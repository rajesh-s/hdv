==> flow/design.v <==
interface intf;
bit [2:0]a,b;
bit [2:0]s;bit c;
modport drv(output a,b);
modport mon(input s,c);
endinterface
module example_4(
input clk,req,
output reg grant);
integer count = 1'b0, countdown;
always@(posedge clk)
begin
	if(req)
	begin
		count = count + 1;
		countdown =4 ;
 	end
	else if(count == 2)
	begin
		countdown = countdown - 1'b1;
		if(countdown == 1'b0)
		begin
			grant = 1'b1;
			count = 1'b0;
		end
	end
	else
		grant = 1'b0;
end
endmodule
Tool chain data of example_4
The steps from the RTL of example_4 to its reports follow in flow order.
Lines are those of the file above, counted from 1.
Operators carry their Yosys type and port widths (W data, S select, Z words).
Library cell names are shortened.
{ "design": {"design": "example_4", "clock_port": "clk", "cell_library": "sky130hd", "pvt_corner": "tt_025C_1v80"} }

Word level
Yosys after proc, flatten, opt, wreduce and memory -nomap, before mapping. Memory bits, and registers merged into a memory's read port (data or address), are not among the register bits. Print and check cells are not counted. Equal cells are merged and count once.
{ "classes": {"add_sub_neg": 2, "n_eq": 1, "n_mux": 4, "n_reduce_logical": 4} }
{ "ops": {"columns": ["cell", "count"], "rows": [
  ["$mux W32", 3],
  ["$sub A32 B1 Y32 const B", 1],
  ["$add A32 B2 Y32 const B", 1],
  ["$eq A32 B3 Y1 const B", 1],
  ["$logic_not A32 Y1", 1],
  ["$reduce_bool A2 Y1", 2],
  ["$reduce_and A2 Y1", 1],
  ["$mux W1", 1]
]} }
{ "bits": {"reg_bits": 65, "in_bits": 2, "output_inout_bits": 1, "elab_cells": 14} }

Logic depth
Depth = most cells in a row (Yosys ltp): at word level without a register or memory, in the mapped netlist without a sequential cell, where the memories' decode and read muxes count.
{ "logic_depth": {"ltp_word": 5, "ABC_AREA": 0, "ltp_mapped": 9, "depth_no_buf": 9} }

Mapped cells and area
Yosys stat after the flow's synthesis: flattened, memories mapped to cells. It holds for the ABC_AREA given above (unset counts as 0); a run with the other value may have another netlist.
{ "synth_totals": {"stdcells": 362, "synth_area_um2": 3499.6, "seqArea_um2": 1631.6, "flip_flops": 65, "buffers": 11} }
{ "by_type": {"columns": ["type", "count", "area_total_um2"], "rows": [
  ["edfxtp_1", 33, 990.95],
  ["dfxtp_1", 32, 640.614],
  ["xor2_1", 33, 289.027],
  ["xnor2_1", 31, 271.51],
  ["and2_1", 29, 181.424],
  ["nor2_1", 48, 180.173],
  ["nor4_1", 18, 112.608],
  ["nand4_1", 16, 100.096],
  ["nand2_1", 23, 86.333],
  ["nand3_1", 16, 80.077],
  ["nor3_1", 13, 65.062],
  ["ha_1", 4, 50.048],
  ["and3_1", 7, 43.792],
  ["clkbuf_1", 10, 37.536],
  ["nor2b_1", 5, 31.28],
  ["or4_1", 4, 30.029],
  ["and4_1", 3, 26.275],
  ["or3_1", 4, 25.024]
]} }
Not listed: further types 22, cells in them 33.

Path before layout
Source: OpenSTA report_checks on the synthesized netlist (no wires, ideal clock, input and output delay 20% of the period each), path of least setup slack; recovery checks are left aside. Register names are those of the netlist, which keeps one name where synthesis merged equal registers.
{ "synth_path": {"path_type": "register to register", "startpoint": "reg countdown[13]", "endpoint": "reg count[0]", "clock_period_ns": 4.38, "setup_ns": 0.428, "launch_ns": 0.000, "arrival_time_ns": 3.544, "t_required_ns": 3.952, "slack_ns": 0.408, "path_delay_ns": 3.972, "driving_pins": 7, "path_buffers": 0, "period_less_setup_slack_ns": 3.972} }
"path_delay_ns" is the arrival time less input delay plus setup time.
"driving_pins" counts driving pins, that of a launching flip-flop among them; a cell with two outputs on the path counts twice.
"period_less_setup_slack_ns" is the clock period less the worst setup slack; recovery checks do not enter. This is arithmetic on one report: input and output delays are still those of the set period (20% each).
Between the ends stands the longest chain of elaborated cells between them, by number of cells; it is not shown to be the way that was timed. Of several equally long chains one is given.
A line is the first line of the expression or statement that the cell stems from. Yosys adds cells for indexed reads and writes and turns some case tables into memories.
Only ways into the end's enable, where the timed path ends, are counted here.
{ "synth_via": {"cell_sequence": "dfxtp_1 > nor4_1 > nand4_1 > nor4b_1 > xor2_1 > or4_1 > o21bai_1", "elab_chain_len": 4, "cells_between": 4, "cone_lines": 2, "classes_between": "add/sub: 1; reduce/logical: 3"} }
{ "synth_lines": {"columns": ["item", "line", "text"], "rows": [
  ["from (decl)", 10, "integer count = 1'b0, countdown;"],
  ["from (assign)", 16, "countdown =4 ;"],
  ["from (assign)", 20, "countdown = countdown - 1'b1;"],
  ["$sub A32 B1 Y32", 20, null],
  ["$logic_not A32 Y1", 21, "if(countdown == 1'b0)"],
  ["$reduce_bool A2 Y1", null, null],
  ["$reduce_and A2 Y1", null, null],
  ["to (assign)", 15, "count = count + 1;"],
  ["to (assign)", 24, "count = 1'b0;"],
  ["to (decl)", 10, null]
]} }

Timing after layout
Path of least setup slack in the final report of entry A (OpenROAD, finished layout, wires in). Where an end is a register, its clock arrival counts in the times.
{ "layout_path": {"path_type": "register to register", "startpoint": "reg countdown[10]", "endpoint": "reg count[30]", "clock_period_ns": 4.3, "setup_ns": 0.32, "launch_ns": 0.33, "arrival_time_ns": 2.98, "t_required_ns": 4.31, "slack_ns": 1.33, "driving_pins": 8, "path_buffers": 1} }
Between the ends stands the longest chain of elaborated cells between them, by number of cells; it is not shown to be the way that was timed. Of several equally long chains one is given.
Only ways into the end's enable, where the timed path ends, are counted here.
{ "layout_via": {"cell_sequence": "dfxtp_1 > nor3_1 > nand2_2 > o41ai_2 > nand4_1 > or4_1 > o21bai_4 > buf_6", "elab_chain_len": 4, "cells_between": 4, "cone_lines": 2, "classes_between": "add/sub: 1; reduce/logical: 3"} }
{ "layout_lines": {"columns": ["item", "line", "text"], "rows": [
  ["from (decl)", 10, "integer count = 1'b0, countdown;"],
  ["from (assign)", 16, "countdown =4 ;"],
  ["from (assign)", 20, "countdown = countdown - 1'b1;"],
  ["$sub A32 B1 Y32", 20, null],
  ["$logic_not A32 Y1", 21, "if(countdown == 1'b0)"],
  ["$reduce_bool A2 Y1", null, null],
  ["$reduce_and A2 Y1", null, null],
  ["to (assign)", 15, "count = count + 1;"],
  ["to (assign)", 24, "count = 1'b0;"],
  ["to (decl)", 10, null]
]} }

Data sheet: physical implementation of example_4

Below are 2 stored runs of the flow (Yosys, OpenROAD; platform sky130hd) on example_4, each with its settings and what was measured, unordered. Constraints: input delay and output delay 20% of the set period each, output load 0.01 pF.
"achieved clock period (ns)" = clock period - worst setup slack. The figure is calculated, with input and output delays left at 20% of the set period.
"worst setup path time (ns)" means the part of the period allowed to the worst setup path (the constraints hold back 20% at inputs and 20% at outputs) less its slack; where the path has registers, the arrival times of their clocks count too.
"finish__power__total": no workload was simulated; the value follows from the tool's default switching activity.

settings of entry A
{
  "period_ns": 4.3,
  "SETUP_SLACK_MARGIN": 1.16,
  "CAP_MARGIN": 20,
  "CORE_MARGIN": 2,
  "CORE_UTILIZATION": 40,
  "SLEW_MARGIN": 20
}
report of entry A
yosys chip area after synthesis (um^2): 3499.6
finish__design__die__area: 9513.1
finish__design__instance__area__stdcell: 3839.9
finish__design__instance__utilization: 0.4469
finish__timing__setup__ws: 1.331
finish__timing__setup__tns: 0.000
finish__timing__hold__ws: 0.520
finish__power__total: 1.216e-03
achieved clock period (ns): 2.969
worst setup path time (ns): 2.97
worst setup path kind: register to register

settings of entry B
{
  "period_ns": 5.76,
  "CORE_UTILIZATION": 40,
  "PLACE_DENSITY_LB_ADDON": 0.06,
  "CORE_MARGIN": 2,
  "CELL_PAD_IN_SITES_DETAIL_PLACEMENT": 1,
  "CTS_CLUSTER_SIZE": 42,
  "CAP_MARGIN": 5,
  "MAX_ROUTING_LAYER": "met4",
  "SLEW_MARGIN": 20
}
report of entry B
yosys chip area after synthesis (um^2): 3499.6
finish__design__die__area: 9513.1
finish__design__instance__area__stdcell: 3814.9
finish__design__instance__utilization: 0.4439
finish__timing__setup__ws: 2.413
finish__timing__setup__tns: 0.000
finish__timing__hold__ws: 0.513
finish__power__total: 9.472e-04
achieved clock period (ns): 3.347
worst setup path time (ns): 3.35
worst setup path kind: register to register
